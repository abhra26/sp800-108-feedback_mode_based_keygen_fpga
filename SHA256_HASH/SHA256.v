==> flow/design.v <==
module ROTR(out,in);
    input [31:0] in;
    parameter N = 1;
    output [31:0] out;
    assign out = {in[N-1:0],in[31:N]};
endmodule
module SHR(out,in);
    input [31:0] in;
    parameter N = 1;
    output[31:0] out;
    assign out = (in >> N) ;
endmodule
module add2(out, a, b);
	input  [31:0] a, b;
	output [31:0] out;
	assign out = a + b;
endmodule
module add3(out, a, b, c);
	input  [31:0] a, b, c;
	output [31:0] out;
	assign out = a + b + c;
endmodule
module add4 (out,a,b,c,d);
    input [31:0] a,b,c,d ;
    output [31:0] out;
    assign out = a+b+c+d;
endmodule
module add5(out, a, b, c, d, e);
	input  [31:0] a, b, c, d, e;
	output [31:0] out;
	assign out = a + b + c + d + e;
endmodule
module Ch(out,a,b,c);
    input [31:0] a,b,c;
    output [31:0] out;
    assign out = (a & b) | (~a & c);
endmodule
module Maj(out,a,b,c);
    input [31:0] a,b,c;
    output [31:0] out;
    assign out = (a|b)^(b|c)^(a|c);
endmodule
module Sigma0(out,in);
    input [31:0] in;
    output [31:0] out;
    wire [31:0] net [2:0] ;
    ROTR #(7) R7(net[0],in);
    ROTR #(18) R18(net[1],in);
    SHR #(3) S3(net[2],in);
    assign out = net[0] ^ net[1] ^ net[2];
endmodule
module Sigma1(out,in);
    input [31:0] in;
    output [31:0] out;
    wire [31:0] o1,o2,o3;
    ROTR #(17) R7(o1,in);
    ROTR #(19) R18(o2,in);
    SHR #(10) S3(o3,in);
    assign out = o1 ^ o2 ^ o3;
endmodule
module CSigma0 (out,in);
    input [31:0] in;
    output [31:0] out;
    wire [31:0] net [2:0];
    ROTR #(2) ror2(net[0],in);
    ROTR #(13) ror13(net[1],in);
    ROTR #(22) ror22(net[2],in);
    assign out = net[0] ^ net[1] ^ net[2];
endmodule
module CSigma1 (out,in);
    input [31:0] in;
    output [31:0] out;
    wire [31:0] net [2:0];
    ROTR #(6) ror6(net[0],in);
    ROTR #(11) ror11(net[1],in);
    ROTR #(25) ror25(net[2],in);
    assign out = net[0]^net[1]^net[2];
endmodule
module wvar(H_out,X_out,in,H0,clk,rst,soc,eoc);
    input clk,rst,soc,eoc;
    input [31:0] in,H0;
    output [31:0] H_out, X_out;
    reg [31:0] A,A0;
    wire [31:0] dA,dA0,add_out;
    always @(posedge clk) begin
        A = dA;
        A0 = dA0;
    end 
    add2 u0(add_out,A,A0);
    assign dA0 = (rst) ? H0 : (soc) ? add_out : A0;
	assign dA  = (rst) ? 32'd 0 : (soc) ? add_out : (eoc) ? A : in;
    assign X_out = A;
    assign H_out = add_out;
endmodule
module Counter(addr, eoc, clk, soc_n, rd);
	input  clk, soc_n, rd;
	output eoc;
	output [5:0] addr;
	reg  Q0, Q1, Q2, Q3, Q4, Q5, Q6;
	wire dQ0, dQ1, dQ2, dQ3, dQ4, dQ5, dQ6;
	wire wQ0, wQ1, wQ2, wQ3, wQ4, wQ5, wQ6, eoc_n;
	always @(posedge clk) begin
		Q0 <= dQ0;
		Q1 <= dQ1;
		Q2 <= dQ2;
		Q3 <= dQ3;
		Q4 <= dQ4;
		Q5 <= dQ5;
		Q6 <= dQ6;
	end
	assign eoc_n = ~Q6;
	assign wQ0 = eoc_n | rd; 
	assign dQ0 = (wQ0 ^ Q0) & soc_n;
	assign wQ1 = wQ0 & Q0;
	assign dQ1 = (wQ1 ^ Q1) & soc_n;
	assign wQ2 = wQ1 & Q1;
	assign dQ2 = (wQ2 ^ Q2) & soc_n;
	assign wQ3 = wQ2 & Q2 & eoc_n;
	assign dQ3 = (wQ3 ^ Q3) & soc_n;
	assign wQ4 = wQ3 & Q3;
	assign dQ4 = (wQ4 ^ Q4) & soc_n;
	assign wQ5 = wQ4 & Q4;
	assign dQ5 = (wQ5 ^ Q5) & soc_n;
	assign wQ6 = wQ5 & Q5;
	assign dQ6 = (wQ6 ^ Q6) & soc_n;
	assign eoc  = Q6;
	assign addr = {Q5, Q4, Q3, Q2, Q1, Q0};
endmodule
module Constants(out, addr);
	input  [5:0]  addr;
	output [31:0] out;
	reg [31:0] cnst;
	always @* begin
		case(addr)
			00 : cnst = 32'h 428a2f98;
			01 : cnst = 32'h 71374491;
			02 : cnst = 32'h b5c0fbcf;
			03 : cnst = 32'h e9b5dba5;
			04 : cnst = 32'h 3956c25b;
			05 : cnst = 32'h 59f111f1;
			06 : cnst = 32'h 923f82a4;
			07 : cnst = 32'h ab1c5ed5;
			08 : cnst = 32'h d807aa98;
			09 : cnst = 32'h 12835b01;
			10 : cnst = 32'h 243185be;
			11 : cnst = 32'h 550c7dc3;
			12 : cnst = 32'h 72be5d74;
			13 : cnst = 32'h 80deb1fe;
			14 : cnst = 32'h 9bdc06a7;
			15 : cnst = 32'h c19bf174;
			16 : cnst = 32'h e49b69c1;
			17 : cnst = 32'h efbe4786;
			18 : cnst = 32'h 0fc19dc6;
			19 : cnst = 32'h 240ca1cc;
			20 : cnst = 32'h 2de92c6f;
			21 : cnst = 32'h 4a7484aa;
			22 : cnst = 32'h 5cb0a9dc;
			23 : cnst = 32'h 76f988da;
			24 : cnst = 32'h 983e5152;
			25 : cnst = 32'h a831c66d;
			26 : cnst = 32'h b00327c8;
			27 : cnst = 32'h bf597fc7;
			28 : cnst = 32'h c6e00bf3;
			29 : cnst = 32'h d5a79147;
			30 : cnst = 32'h 06ca6351;
			31 : cnst = 32'h 14292967;
			32 : cnst = 32'h 27b70a85;
			33 : cnst = 32'h 2e1b2138;
			34 : cnst = 32'h 4d2c6dfc;
			35 : cnst = 32'h 53380d13;
			36 : cnst = 32'h 650a7354;
			37 : cnst = 32'h 766a0abb;
			38 : cnst = 32'h 81c2c92e;
			39 : cnst = 32'h 92722c85;
			40 : cnst = 32'h a2bfe8a1;
			41 : cnst = 32'h a81a664b;
			42 : cnst = 32'h c24b8b70;
			43 : cnst = 32'h c76c51a3;
			44 : cnst = 32'h d192e819;
			45 : cnst = 32'h d6990624;
			46 : cnst = 32'h f40e3585;
			47 : cnst = 32'h 106aa070;
			48 : cnst = 32'h 19a4c116;
			49 : cnst = 32'h 1e376c08;
			50 : cnst = 32'h 2748774c;
			51 : cnst = 32'h 34b0bcb5;
			52 : cnst = 32'h 391c0cb3;
			53 : cnst = 32'h 4ed8aa4a;
			54 : cnst = 32'h 5b9cca4f;
			55 : cnst = 32'h 682e6ff3;
			56 : cnst = 32'h 748f82ee;
			57 : cnst = 32'h 78a5636f;
			58 : cnst = 32'h 84c87814;
			59 : cnst = 32'h 8cc70208;
			60 : cnst = 32'h 90befffa;
			61 : cnst = 32'h a4506ceb;
			62 : cnst = 32'h bef9a3f7;
			63 : cnst = 32'h c67178f2;
		endcase
	end
	assign out = cnst;
endmodule
module Expansion(out,in,clk,sel);
    input [31:0] in;
    input clk,sel;
    output [31:0] out; 
    reg [31:0] mem [0:15];
    wire [31:0] mux_out,sig0,sig1;
    wire [31:0] a0,a1,a9,a14,sum;
    always @(posedge clk) begin
        mem[0] <= mem[1];
        mem[1] <= mem[2];
        mem[2] <= mem[3];
        mem[3] <= mem[4];
        mem[4] <= mem[5];
        mem[5] <= mem[6];
        mem[6] <= mem[7];
        mem[7] <= mem[8];
        mem[8] <= mem[9];
        mem[9] <= mem[10];
        mem[10] <= mem[11];
        mem[11] <= mem[12];
        mem[12] <= mem[13];
        mem[13] <= mem[14];
        mem[14] <= mem[15];
        mem[15] <= mux_out;
    end
    assign a0 = mem[0];
    assign a1 = mem[1];
    assign a9 = mem[9];
    assign a14 = mem[14];
    Sigma0 obj0(sig0,a1);
    Sigma1 obj1(sig1,a14);
    add4 sum_out(sum,sig0,sig1,a0,a9);
    assign mux_out = (sel) ? sum : in;
    assign out = mux_out;
endmodule
module Compression(hash, Wt, Kt, clk, rst, soc,eoc);
    input clk,rst,soc,eoc;
    input [31:0] Wt, Kt;
    output [255:0] hash;
    wire [31:0] A, B, C, D, E, F, G, H;
    wire [31:0] Ha, Hb, Hc, Hd, He, Hf, Hg, Hh;
	wire [31:0] addE, addA;
	wire [31:0] T1,T2, maj, ch,se,sa;
    wvar 	 uA(Ha, A, addA, 32'h6a09e667, clk, rst, soc, eoc);
	wvar 	 uB(Hb, B,    A, 32'hbb67ae85, clk, rst, soc, eoc);
	wvar 	 uC(Hc, C,    B, 32'h3c6ef372, clk, rst, soc, eoc);
	wvar 	 uD(Hd, D,    C, 32'ha54ff53a, clk, rst, soc, eoc);
	wvar 	 uE(He, E, addE, 32'h510e527f, clk, rst, soc, eoc);
	wvar 	 uF(Hf, F,    E, 32'h9b05688c, clk, rst, soc, eoc);
	wvar 	 uG(Hg, G,    F, 32'h1f83d9ab, clk, rst, soc, eoc);
	wvar 	 uH(Hh, H,    G, 32'h5be0cd19, clk, rst, soc, eoc);
    CSigma1 ue(se,E);
    CSigma0 ua(sa,A);
    Maj umaj(maj,A,B,C);
    Ch uch(ch,E,F,G);
    add5 ut1(T1, H,se,ch,Kt,Wt);
    add2 ut2(T2,sa,maj);
    add2 uaddA(addA,T1,T2);
    add2 uaddE(addE,D,T1);
    assign hash = {Ha, Hb, Hc, Hd, He, Hf, Hg, Hh};
endmodule
module SHA256(data, eoc, hash_out, clk, rst, soc, rd);
	input  clk, rst, soc, rd;
	inout  [31:0] data;
	output eoc;
	output [31:0] hash_out;
	wire rst_n, soc_n;
	wire ieoc, ird;
	assign rst_n = ~rst;
	assign soc_n = ~soc;
	assign ird = rd & ieoc;
	wire [31:0] idata, odata;
	assign idata = data;
	assign data  = (ird)  ? odata : 32'bz;
	wire sel;
	wire [5:0] addr;
	Counter u0(addr, ieoc, clk, soc_n, ird);
	assign sel = ieoc | addr[5] | addr[4];
	assign eoc = ieoc;
	wire [31:0] k;
	Constants u1(k, addr);
	wire [31:0] msg;
	Expansion u2(msg, idata, clk, sel);
	wire [255:0] hash;
	Compression u3(hash, msg, k, clk, rst, soc, ieoc);
	wire [2:0]  abc;
	reg  [31:0] mux_out;
	assign abc = {addr[2], addr[1], addr[0]};
	always @(abc, hash) begin
		case(abc)
			0 : mux_out = hash[255:224];
			1 : mux_out = hash[223:192];
			2 : mux_out = hash[191:160];
			3 : mux_out = hash[159:128];
			4 : mux_out = hash[127:96];
			5 : mux_out = hash[95:64];
			6 : mux_out = hash[63:32];
			7 : mux_out = hash[31:0];
		endcase
	end
	assign odata = mux_out;
	assign hash_out = mux_out;
endmodule
== From RTL to reports: SHA256 ==
The steps from the RTL of SHA256 to its reports follow in flow order.
Lines are those of the file above, counted from 1.
Not given: n/a

* Top: SHA256
* Clock input: clk
* Library: sky130hd
* Corner: tt_025C_1v80

== Word level ==
Yosys after proc, flatten, opt, wreduce and memory -nomap, before mapping. Print and check cells are not counted. Equal cells are merged and count once.
Memory sizes are those after Yosys's memory passes, which may raise the word count (mostly to a power of two), join words into wider ones and drop unused or constant bits.

* $add $sub $neg: 18
* Equality and inequality tests: 8
* Multiplexer cells: 19
* Bitwise gates (word level): 44
* Reductions and logical operators: 1

{| class="wikitable"
|+ Operators by type and width
! operator !! number
|-
| adder 32 bit || 18
|-
| two-way mux 32 bit || 18
|-
| bitwise XOR 32 bit || 8
|-
| parallel mux 32 bit (select 8 bit) || 1
|-
| OR 32 bit || 4
|-
| bitwise AND 32 bit || 2
|-
| bitwise XOR 32 x 22 -> 32 bit || 1
|-
| bitwise XOR 32 x 29 -> 32 bit || 1
|-
| inverter 32 bit || 1
|-
| bitwise AND 1 bit || 15
|-
| == test 3 bit (second input constant) || 4
|-
| bitwise XOR 1 bit || 7
|-
| == test 3 x 2 -> 1 bit (second input constant) || 2
|-
| OR 1 bit || 3
|-
| == test 3 x 1 -> 1 bit (second input constant) || 1
|-
| logical NOT 3 bit || 1
|-
| inverter 1 bit || 2
|-
| != test 2 bit (second input constant) || 1
|}

* Bits in registers: 1,031
* ROM bits: 2,048
* Clocked read ports x word width: 32
* Memories kept: 1
* Elaborated cells: 130

{| class="wikitable"
|+ Memories
! name !! depth !! bits a word !! rd ports !! wr ports !! RTL line !! source
|-
| (name not given) || 64 || 32 || 1 || 0 || 134 || <nowiki>case(addr)</nowiki>
|}

== Logic depth ==
Yosys ltp: most cells in a row. Word level: on the elaborated netlist, between registers, memories and ports. Mapped: between sequential cells and ports; inverters and the memories' decode and read muxes count.

* Word-level depth: 11
* ABC_AREA: 0
* Mapped depth: 50
* Gate-level depth less buffers: 50

== Synthesis result ==
The flow's flattened synthesis, as Yosys stat reports it; memories are mapped. The netlist is that of the ABC_AREA named above (0 if unset); the other value can give another one.

{| class="wikitable"
|+ Cell types
! cell type !! number !! area in all (µm²)
|-
| sky130_fd_sc_hd__dfxtp_1 || 1,063 || 2.13E+04
|-
| sky130_fd_sc_hd__ha_1 || 397 || 4.97E+03
|-
| sky130_fd_sc_hd__fa_1 || 195 || 3.9E+03
|-
| sky130_fd_sc_hd__xnor2_1 || 419 || 3,669.77
|-
| sky130_fd_sc_hd__a21oi_1 || 641 || 3.21E+03
|-
| sky130_fd_sc_hd__o21ai_0 || 470 || 2.35E+03
|-
| sky130_fd_sc_hd__nor2_1 || 573 || 2.15E+03
|-
| sky130_fd_sc_hd__nand2_1 || 563 || 2.11E+03
|-
| sky130_fd_sc_hd__inv_1 || 442 || 1.66E+03
|-
| sky130_fd_sc_hd__xor2_1 || 171 || 1.5E+03
|-
| sky130_fd_sc_hd__mux2_2 || 126 || 1.42E+03
|-
| sky130_fd_sc_hd__a21o_1 || 180 || 1.35E+03
|-
| sky130_fd_sc_hd__mux2i_1 || 134 || 1.34E+03
|-
| sky130_fd_sc_hd__a211oi_1 || 156 || 1.17E+03
|-
| sky130_fd_sc_hd__clkbuf_1 || 308 || 1.16E+03
|-
| sky130_fd_sc_hd__o21a_1 || 80 || 600.576
|-
| sky130_fd_sc_hd__nor3_1 || 92 || 460.442
|-
| sky130_fd_sc_hd__o211ai_1 || 57 || 427.91
|}

Not listed: further types 89, cells in them 955.

* Cells in the netlist: 7,022
* Cell area after synthesis: 61,639.1 µm²
* Sequential area: 21,280.4 µm²
* Flip-flops: 1,063

By module: a second synthesis without flattening, with its own total; a netlist apart from the flattened one above.

* Cell total of the unflattened synthesis: 7,032
* Area (unflattened synthesis): 73,187.7 µm²

Each row is one instance without its submodules.

{| class="wikitable"
|+ Modules
! module !! instances !! cells !! area (µm²)
|-
| wvar || 8 || 211 || 3,027.9
|-
| add2 || 11 || 202 || 1,498.9
|-
| Expansion || 1 || 548 || 10,794.1
|-
| add5 || 1 || 640 || 4,862.2
|-
| add4 || 1 || 491 || 3,756.1
|-
| Constants || 1 || 536 || 3,438.3
|-
| SHA256 || 1 || 298 || 2,516.2
|-
| CSigma0 || 1 || 32 || 760.7
|-
| CSigma1 || 1 || 32 || 760.7
|-
| Sigma0 || 1 || 32 || 760.7
|-
| Sigma1 || 1 || 32 || 760.7
|-
| Ch || 1 || 32 || 480.5
|-
| Maj || 1 || 32 || 360.3
|-
| Counter || 1 || 29 || 327.8
|}

Further modules, not shown: 13.

== Path before layout ==
Path of least setup slack by OpenSTA after synthesis, without wires, with an ideal clock, recovery checks aside; 20% of the period is set as input and as output delay. Where synthesis merged equal registers, the netlist keeps one of their names.

* Kind: register -> register
* Start point: register u2.mem[14][21]
* End point: register u3.uA.A[31]
* Period: 11,900 ps
* Library setup time: 59 ps
* Arrival time: 9,602 ps
* Slack: 2,239 ps
* Delay of the path: 9,661 ps
* Driving pins on the path: 49
* Synthesis period reached: 9,661 ps

"delay of the path" is the arrival time less input delay plus setup time.
"driving pins on the path": output pins that drive a net of the path, with the launching flip-flop's if there is one; two outputs of one cell count as two.
"synthesis period reached" = period - worst setup slack (recovery checks aside). The figure is calculated, with input and output delays left at 20% of the set period.
Between the ends stands the longest chain of elaborated cells between them, by number of cells; it is not shown to be the way that was timed. Of several equally long chains one is given.
A line is the first line of the expression or statement that the cell stems from. Yosys adds cells for indexed reads and writes and turns some case tables into memories.

* Path through: sky130_fd_sc_hd__dfxtp_1 -> sky130_fd_sc_hd__xnor2_1 -> sky130_fd_sc_hd__xnor2_1 -> sky130_fd_sc_hd__fa_1 -> sky130_fd_sc_hd__inv_1 -> sky130_fd_sc_hd__fa_1 -> sky130_fd_sc_hd__inv_1 -> sky130_fd_sc_hd__ha_1 -> sky130_fd_sc_hd__a21o_1 -> sky130_fd_sc_hd__a21oi_1 -> sky130_fd_sc_hd__o21bai_1 -> sky130_fd_sc_hd__a21oi_1 -> sky130_fd_sc_hd__o21ai_1 -> sky130_fd_sc_hd__a31oi_1 -> sky130_fd_sc_hd__o21bai_1 -> sky130_fd_sc_hd__a21oi_1 -> sky130_fd_sc_hd__o21ai_1 -> sky130_fd_sc_hd__a21o_1 -> [13 not listed] -> sky130_fd_sc_hd__a21o_1 -> sky130_fd_sc_hd__xor2_1 -> sky130_fd_sc_hd__inv_1 -> sky130_fd_sc_hd__fa_1 -> sky130_fd_sc_hd__inv_1 -> sky130_fd_sc_hd__ha_1 -> sky130_fd_sc_hd__nor2b_1 -> sky130_fd_sc_hd__o21ai_0 -> sky130_fd_sc_hd__nand2b_1 -> sky130_fd_sc_hd__a21oi_1 -> sky130_fd_sc_hd__a21boi_1 -> sky130_fd_sc_hd__nor3_1 -> sky130_fd_sc_hd__a2111oi_1 -> sky130_fd_sc_hd__o21ai_0 -> sky130_fd_sc_hd__a21oi_1 -> sky130_fd_sc_hd__xnor3_1 -> sky130_fd_sc_hd__o21ai_1 -> sky130_fd_sc_hd__and2_1
* Length of the longest elaborated chain: 10
* Elaborated cells between the ends (all ways): 10
* Source lines of those cells: 6
* Those cells by class: add/sub (5); mux (3); logic (2)

{| class="wikitable"
|+ RTL lines, path post-synthesis
! what !! RTL line !! source
|-
| start: declaration || 207 || <nowiki>reg [31:0] mem [0:15];</nowiki>
|-
| start: assignment || 225 || <nowiki>mem[14] <= mem[15];</nowiki>
|-
| bitwise XOR 32 bit || 59 || <nowiki>assign out = o1 ^ o2 ^ o3;</nowiki>
|-
| bitwise XOR 32 x 22 -> 32 bit || 59 ||
|-
| adder 32 bit (3 in a row) || 26 || <nowiki>assign out = a+b+c+d;</nowiki>
|-
| two-way mux 32 bit || 235 || <nowiki>assign mux_out = (sel) ? sum : in;</nowiki>
|-
| adder 32 bit || 31 || <nowiki>assign out = a + b + c + d + e;</nowiki>
|-
| adder 32 bit || 16 || <nowiki>assign out = a + b;</nowiki>
|-
| two-way mux 32 bit (2 in a row) || 91 || <nowiki>assign dA = (rst) ? 32'd 0 : (soc) ? add_out : (eoc) ? A : in;</nowiki>
|-
| end: assignment || 86 || <nowiki>A = dA;</nowiki>
|-
| end: declaration || 83 || <nowiki>reg [31:0] A,A0;</nowiki>
|}

== Worst path after layout ==
Path of least setup slack in the final report of flow run B (OpenROAD, finished layout, wires in). Where an end is a register, its clock arrival counts in the times.
The path's times are printed in steps of 10 ps; the period is the one set.

* Kind: register -> register
* Start point: register u2.mem[14][19]
* End point: register u3.uA.A[31]
* Period: 8,180 ps
* Library setup time: 50 ps
* Arrival time: 10,590 ps
* Slack: -1,740 ps
* Driving pins on the path: 49

Between the ends stands the longest chain of elaborated cells between them, by number of cells; it is not shown to be the way that was timed. Of several equally long chains one is given.

* Path through: sky130_fd_sc_hd__dfxtp_4 -> sky130_fd_sc_hd__xnor2_4 -> sky130_fd_sc_hd__xnor2_2 -> sky130_fd_sc_hd__fa_1 -> sky130_fd_sc_hd__inv_1 -> sky130_fd_sc_hd__fa_1 -> sky130_fd_sc_hd__inv_1 -> sky130_fd_sc_hd__ha_1 -> sky130_fd_sc_hd__a21o_1 -> sky130_fd_sc_hd__a21oi_2 -> sky130_fd_sc_hd__o21bai_1 -> sky130_fd_sc_hd__a21oi_2 -> sky130_fd_sc_hd__buf_4 -> sky130_fd_sc_hd__buf_4 -> sky130_fd_sc_hd__o21bai_1 -> sky130_fd_sc_hd__a21oi_1 -> sky130_fd_sc_hd__xor2_1 -> sky130_fd_sc_hd__a21oi_1 -> [13 not listed] -> sky130_fd_sc_hd__a21oi_1 -> sky130_fd_sc_hd__xnor2_1 -> sky130_fd_sc_hd__inv_1 -> sky130_fd_sc_hd__fa_1 -> sky130_fd_sc_hd__inv_2 -> sky130_fd_sc_hd__ha_4 -> sky130_fd_sc_hd__and4_1 -> sky130_fd_sc_hd__a221o_1 -> sky130_fd_sc_hd__a21o_1 -> sky130_fd_sc_hd__a21boi_4 -> sky130_fd_sc_hd__nor3_2 -> sky130_fd_sc_hd__a2111oi_2 -> sky130_fd_sc_hd__buf_4 -> sky130_fd_sc_hd__o21ai_2 -> sky130_fd_sc_hd__a21oi_2 -> sky130_fd_sc_hd__xnor3_1 -> sky130_fd_sc_hd__o21ai_1 -> sky130_fd_sc_hd__and2_1
* Length of the longest elaborated chain: 10
* Elaborated cells between the ends (all ways): 10
* Source lines of those cells: 6
* Those cells by class: add/sub (5); mux (3); logic (2)

{| class="wikitable"
|+ RTL lines, path after layout
! what !! RTL line !! source
|-
| start: declaration || 207 || <nowiki>reg [31:0] mem [0:15];</nowiki>
|-
| start: assignment || 225 || <nowiki>mem[14] <= mem[15];</nowiki>
|-
| bitwise XOR 32 bit || 59 || <nowiki>assign out = o1 ^ o2 ^ o3;</nowiki>
|-
| bitwise XOR 32 x 22 -> 32 bit || 59 ||
|-
| adder 32 bit (3 in a row) || 26 || <nowiki>assign out = a+b+c+d;</nowiki>
|-
| two-way mux 32 bit || 235 || <nowiki>assign mux_out = (sel) ? sum : in;</nowiki>
|-
| adder 32 bit || 31 || <nowiki>assign out = a + b + c + d + e;</nowiki>
|-
| adder 32 bit || 16 || <nowiki>assign out = a + b;</nowiki>
|-
| two-way mux 32 bit (2 in a row) || 91 || <nowiki>assign dA = (rst) ? 32'd 0 : (soc) ? add_out : (eoc) ? A : in;</nowiki>
|-
| end: assignment || 86 || <nowiki>A = dA;</nowiki>
|-
| end: declaration || 83 || <nowiki>reg [31:0] A,A0;</nowiki>
|}

Subject: flow runs of SHA256

Hi,

Flow measurements of SHA256 on sky130hd: 2 stored runs with different settings, listed in no order. Input and output delays are each 20% of the period that was set; the output load is 0.01 pF.
By "clock period reached" is meant the clock period of the run minus its worst setup slack. This is arithmetic on one report: input and output delays are still those of the set period (20% each).
"time of the worst setup path" means the part of the period allowed to the worst setup path (the constraints hold back 20% at inputs and 20% at outputs) less its slack; where the path has registers, the arrival times of their clocks count too.
"time of the worst setup path" is known to 10 ps.

=== Flow run A ===
{| class="wikitable"
! Setting !! Value
|-
| period_ns || 11.8
|-
| CORE_UTILIZATION || 62
|-
| SETUP_SLACK_MARGIN || 1.59
|-
| PLACE_DENSITY || 0.86
|-
| CELL_PAD_IN_SITES_DETAIL_PLACEMENT || 0
|-
| TNS_END_PERCENT || 75
|-
| ABC_AREA || 1
|-
| GPL_TIMING_DRIVEN || 1
|-
| GPL_ROUTABILITY_DRIVEN || 0
|-
| SLEW_MARGIN || 40
|-
| MAX_ROUTING_LAYER || met4
|-
| CAP_MARGIN || 20
|-
| CORE_MARGIN || 2
|}
Incomplete, routing halted on DRT-0255.

=== Flow run B ===
{| class="wikitable"
! Setting !! Value
|-
| period_ns || 8.18
|-
| CORE_UTILIZATION || 25
|-
| SETUP_SLACK_MARGIN || 0.29
|-
| PLACE_DENSITY || 0.88
|-
| CAP_MARGIN || 35
|-
| SLEW_MARGIN || 10
|-
| CORE_MARGIN || 2
|-
! Result !! Value
|-
| Mapped cell area after synthesis || 61,639.1 µm²
|-
| Total die area || 250,545.0 µm²
|-
| Standard-cell area after layout || 81,783.4 µm²
|-
| Utilization in the final report || 33.3 %
|-
| Smallest setup slack || -1,740 ps
|-
| Total negative slack on setup checks || -47,593 ps
|-
| Worst hold slack in the final report || 256 ps
|-
| Clock period reached || 9,920 ps
|-
| Time of the worst setup path || 9,920 ps
|-
| Worst path kind || register -> register
|}

Regards
